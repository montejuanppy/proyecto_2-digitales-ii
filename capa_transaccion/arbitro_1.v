==> flow/design.v <==
module arbitro_1 
(output reg [3:0] Pops,
  output reg [3:0] Push,
  input clk,
  input reset,
  input Enable,
  input [3:0] FIFO_empty,FIFO_almost_empty,
  input [3:0] Almost_full,
  input [1:0] dest);
reg [3:0] contador;  
always @(posedge clk) begin
  if (Enable) begin
  if (!reset) begin
    Pops <= 4'b0000;
    Push <= 4'b0000;
    contador <= 0;
  end
  else begin
    if (&FIFO_empty | |Almost_full) begin
      Pops <= 0;
      Push <= 0;
      end
  else if (FIFO_empty == 0) begin
    if (contador <= 4)begin
      Pops <= 4'b0001;
    end
    else if ((contador >= 5) && (contador <= 7)) begin
     Pops <= 4'b0010;
     end
    else if ((contador >= 8) && (contador <= 9) )  begin
      Pops <= 4'b0100;
    end
    else if (contador == 10)  begin
      Pops <= 4'b1000;
      contador <= 0;
    end
  contador <= contador + 1;
  end
  else begin
        if (!FIFO_empty[0]) Pops <= 4'b0001;
        else if (!FIFO_empty[1]) Pops <= 4'b0010;
        else if (!FIFO_empty[2]) Pops <= 4'b0100;
        else if (!FIFO_empty[3]) Pops <= 4'b1000;
  end
  if (&FIFO_empty == 0 & (dest[0] == 0 | dest[0] == 1)) begin
  case (dest)
        0: Push = 4'b0001;
        1: Push = 4'b0010;
        2: Push = 4'b0100;
        3: Push = 4'b1000;
        default: Push = 0;
    endcase
  end 
  end
  end
  end
endmodule
# Step by step through the tools: arbitro_1
# The steps from the RTL of arbitro_1 to its reports follow in flow order.
# Line numbers count from 1 in the design file above.
# Operators: Yosys type, input widths -> output width; for muxes data width and select width s.
# Cell names lack the library's common part.
setup:
  top_module: "arbitro_1"
  clk_port: "clk"
  lib: "sky130hd"
  lib_corner: "tt_025C_1v80"

# Word-level counts
# Yosys after proc, flatten, opt, wreduce and memory -nomap, before mapping. Memory bits, and registers merged into a memory's read port (data or address), are not among the register bits. Print and check cells are not counted.
word_totals:
  out_inout_bits: 8
  regBits: 12
  wordCells: 43
  inputBits: 17
classes:
  cmp: 5
  n_eq: 8
  reduce_logical: 11
  bitwise: 2
  n_addsub: 1
  n_mux: 13
ops:
  columns: ["op", "n"]
  rows:
  - ["$mux 4", 12]
  - ["$logic_not 32->1", 1]
  - ["$pmux 4 s4", 1]
  - ["$le 4x3->1 const B", 2]
  - ["$reduce_and 4->1", 2]
  - ["$ne 7x3->1 const B", 1]
  - ["$ne 7x5->1 const B", 1]
  - ["$reduce_and 3->1", 2]
  - ["$eq 2x2->1 const B", 2]
  - ["$add 4x1->4 const B", 1]
  - ["$ge 4x3->1 const B", 1]
  - ["$ge 4x4->1 const B", 1]
  - ["$le 4x4->1 const B", 1]
  - ["$eq 4x4->1 const B", 1]
  - ["$logic_not 4->1", 1]
  - ["$reduce_or 4->1", 1]
  - ["$logic_and 1x1->1", 2]
  - ["$eq 2x1->1 const B", 1]
  - ["$ne 2x1->1 const B", 1]
  - ["$ne 2x2->1 const B", 1]
  - ["$logic_not 2->1", 1]
  - ["$reduce_or 2->1", 1]
  - ["$or 1x1->1", 1]
  - ["$not 1->1", 1]

# Longest topological paths
# Longest topological path by Yosys (ltp), each cell counted once; first at word level (registers and memories cut), then after technology mapping (sequential cells cut; the memories' decode and read muxes count).
logic_depth:
  ltp_word: 6
  abc_area: 0
  depth_mapped: 5
  depth_no_buf: 5

# After synthesis
# The flow's flattened synthesis, as Yosys stat reports it; memories are mapped. The netlist is that of the ABC_AREA named above (0 if unset); the other value can give another one.
# Totals and module areas in this step are rounded.
types:
  columns: ["type", "n", "area_total_um2"]
  rows:
  - ["edfxtp_1", 12, 360.346]
  - ["ha_1", 4, 50.048]
  - ["nor4_4", 2, 42.541]
  - ["nand3b_4", 1, 20.019]
  - ["nor3_1", 4, 20.019]
  - ["and2_1", 3, 18.768]
  - ["a32oi_1", 2, 17.517]
  - ["inv_1", 4, 15.014]
  - ["nand3b_1", 2, 15.014]
  - ["o21a_1", 2, 15.014]
  - ["nor2b_1", 2, 12.512]
  - ["nand3_1", 2, 10.01]
  - ["o21ba_1", 1, 10.01]
  - ["and3b_1", 1, 8.758]
  - ["and4_1", 1, 8.758]
  - ["xnor2_1", 1, 8.758]
  - ["xor2_1", 1, 8.758]
  - ["a21boi_0", 1, 7.507]
# Other cell types: 8; their cells: 9.
synth_totals:
  buffers: 1
  cell_count: 55
  ffs: 12
  seqArea_um2: 360.3
  yosys_area_um2: 698.2

# Timing after synthesis
# Path of least setup slack by OpenSTA after synthesis, without wires, with an ideal clock, recovery checks aside; 20% of the period is set as input and as output delay. Where synthesis merged equal registers, the netlist keeps one of their names.
synth_timing:
  kind: "input to register"
  startpoint: "input Almost_full[3]"
  endpoint: "register contador[0]"
  arrival_ns: 1.073
  clock_period_ns: 1.83
  stages: 3
  path_delay_ns: 1.046
  setup_ns: 0.339
  input_delay_ns: 0.366
  n_path_buf: 0
  t_first_pin_ns: 0.366
  t_required_ns: 1.491
  path_slack_ns: 0.418
  synth_period_reached_ns: 1.412
# "path_delay_ns" is the arrival time less input delay plus setup time.
# "stages": output pins that drive a net of the path, with the launching flip-flop's if there is one; two outputs of one cell count as two.
# "synth_period_reached_ns" = period - worst setup slack (recovery checks aside). The figure is calculated, with input and output delays left at 20% of the set period.
# Between the ends stands the longest chain of elaborated cells between them, by number of cells; it is not shown to be the way that was timed. Of several equally long chains one is given.
# A line is the first line of the expression or statement that the cell stems from. Yosys adds cells for indexed reads and writes and turns some case tables into memories.
# At most two assigning lines are given for a register; there are more.
# The path ends at the enable pin of a flip-flop; only ways to that pin are counted.
synth_via:
  cell_sequence: "nor4_4 > nand3b_1 > a21boi_1"
  elab_chain_len: 4
  cells_between: 4
  cone_lines: 1
  cone_classes: "eq/ne: 1; logic: 1; reduce/logical: 2"
synth_lines:
  columns: ["element", "line", "rtl"]
  rows:
  - ["start: declaration", 8, "input [3:0] Almost_full,"]
  - ["$reduce_or 4->1", 19, "if (&FIFO_empty | |Almost_full) begin"]
  - ["$or 1x1->1", 19, null]
  - ["$ne 2x2->1", null, null]
  - ["$reduce_and 3->1", null, null]
  - ["end: assignment", 16, "contador <= 0;"]
  - ["end: assignment", 37, "contador <= contador + 1;"]
  - ["end: declaration", 10, "reg [3:0] contador;"]

# Worst path after layout
# Path of least setup slack in the final report of record 1 (OpenROAD, finished layout, wires in). Where an end is a register, its clock arrival counts in the times.
layout_timing:
  kind: "input to register"
  startpoint: "input FIFO_empty[1]"
  endpoint: "register contador[2]"
  n_path_buf: 2
  setup_ns: 0.27
  stages: 5
  path_slack_ns: 0.14
  t_required_ns: 1.70
  input_delay_ns: 0.34
  arrival_ns: 1.56
  t_first_pin_ns: 0.34
  clock_period_ns: 1.7
# Between the ends stands the longest chain of elaborated cells between them, by number of cells; it is not shown to be the way that was timed. Of several equally long chains one is given.
# At most two assigning lines are given for a register; there are more.
# The path ends at the enable pin of a flip-flop; only ways to that pin are counted.
layout_via:
  cell_sequence: "clkdlybuf4s50_1 > nor3_1 > nand3b_1 > a21boi_1 > buf_4"
  elab_chain_len: 4
  cells_between: 6
  cone_lines: 2
  cone_classes: "eq/ne: 2; logic: 1; reduce/logical: 3"
layout_lines:
  columns: ["element", "line", "rtl"]
  rows:
  - ["start: declaration", 7, "input [3:0] FIFO_empty,FIFO_almost_empty,"]
  - ["$reduce_and 4->1", 19, "if (&FIFO_empty | |Almost_full) begin"]
  - ["$or 1x1->1", 19, null]
  - ["$ne 2x2->1", null, null]
  - ["$reduce_and 3->1", null, null]
  - ["end: assignment", 16, "contador <= 0;"]
  - ["end: assignment", 37, "contador <= contador + 1;"]
  - ["end: declaration", 10, "reg [3:0] contador;"]

# Below are 2 stored runs of the flow (Yosys, OpenROAD; platform sky130hd) on arbitro_1, each with its settings and what was measured, unordered. Constraints: input delay and output delay 20% of the set period each, output load 0.01 pF.
# "achieved_clock_period_ns" is the run's clock period less its worst setup slack. It is reckoned from that one timing run; input and output delays stay at 20% of the period that was set.
# "worst_path_ns" = time allowed to the worst setup path (clock period - input delay - output delay, where it has them) - its slack; a late launch clock adds to it, a late capture clock takes from it.
# "design_power_uw": no workload was simulated; the value follows from the tool's default switching activity.
# The measured numbers are rounded.
runs:
  - name: "record 1"
    settings:
      period_ns: 1.7
      CORE_UTILIZATION: 20
      CAP_MARGIN: 20
      CORE_MARGIN: 2
      SLEW_MARGIN: 20
    results:
      final_setup_tns_ns: 0.000
      holdWs_ns: 0.719
      stdcell_area_um2: 1076
      final_util_pct: 32.2
      design_power_uw: 670
      synth_chip_area_um2: 698.2
      achieved_clock_period_ns: 1.558
      timing.setup.ws_ns: 0.142
      worst_path_ns: 1.22
      timing.worst_path_kind: "input to register"
      die_area_um2: 3980
  - name: "record 2"
    settings:
      period_ns: 0.936
      CORE_UTILIZATION: 57
      SETUP_SLACK_MARGIN: 0.17
      PLACE_DENSITY_LB_ADDON: 0.14
      CELL_PAD_IN_SITES_DETAIL_PLACEMENT: 0
      CAP_MARGIN: 0
      SLEW_MARGIN: 0
      CORE_MARGIN: 2
    outcome: "incomplete, clock tree synthesis halted on DPL-0038"
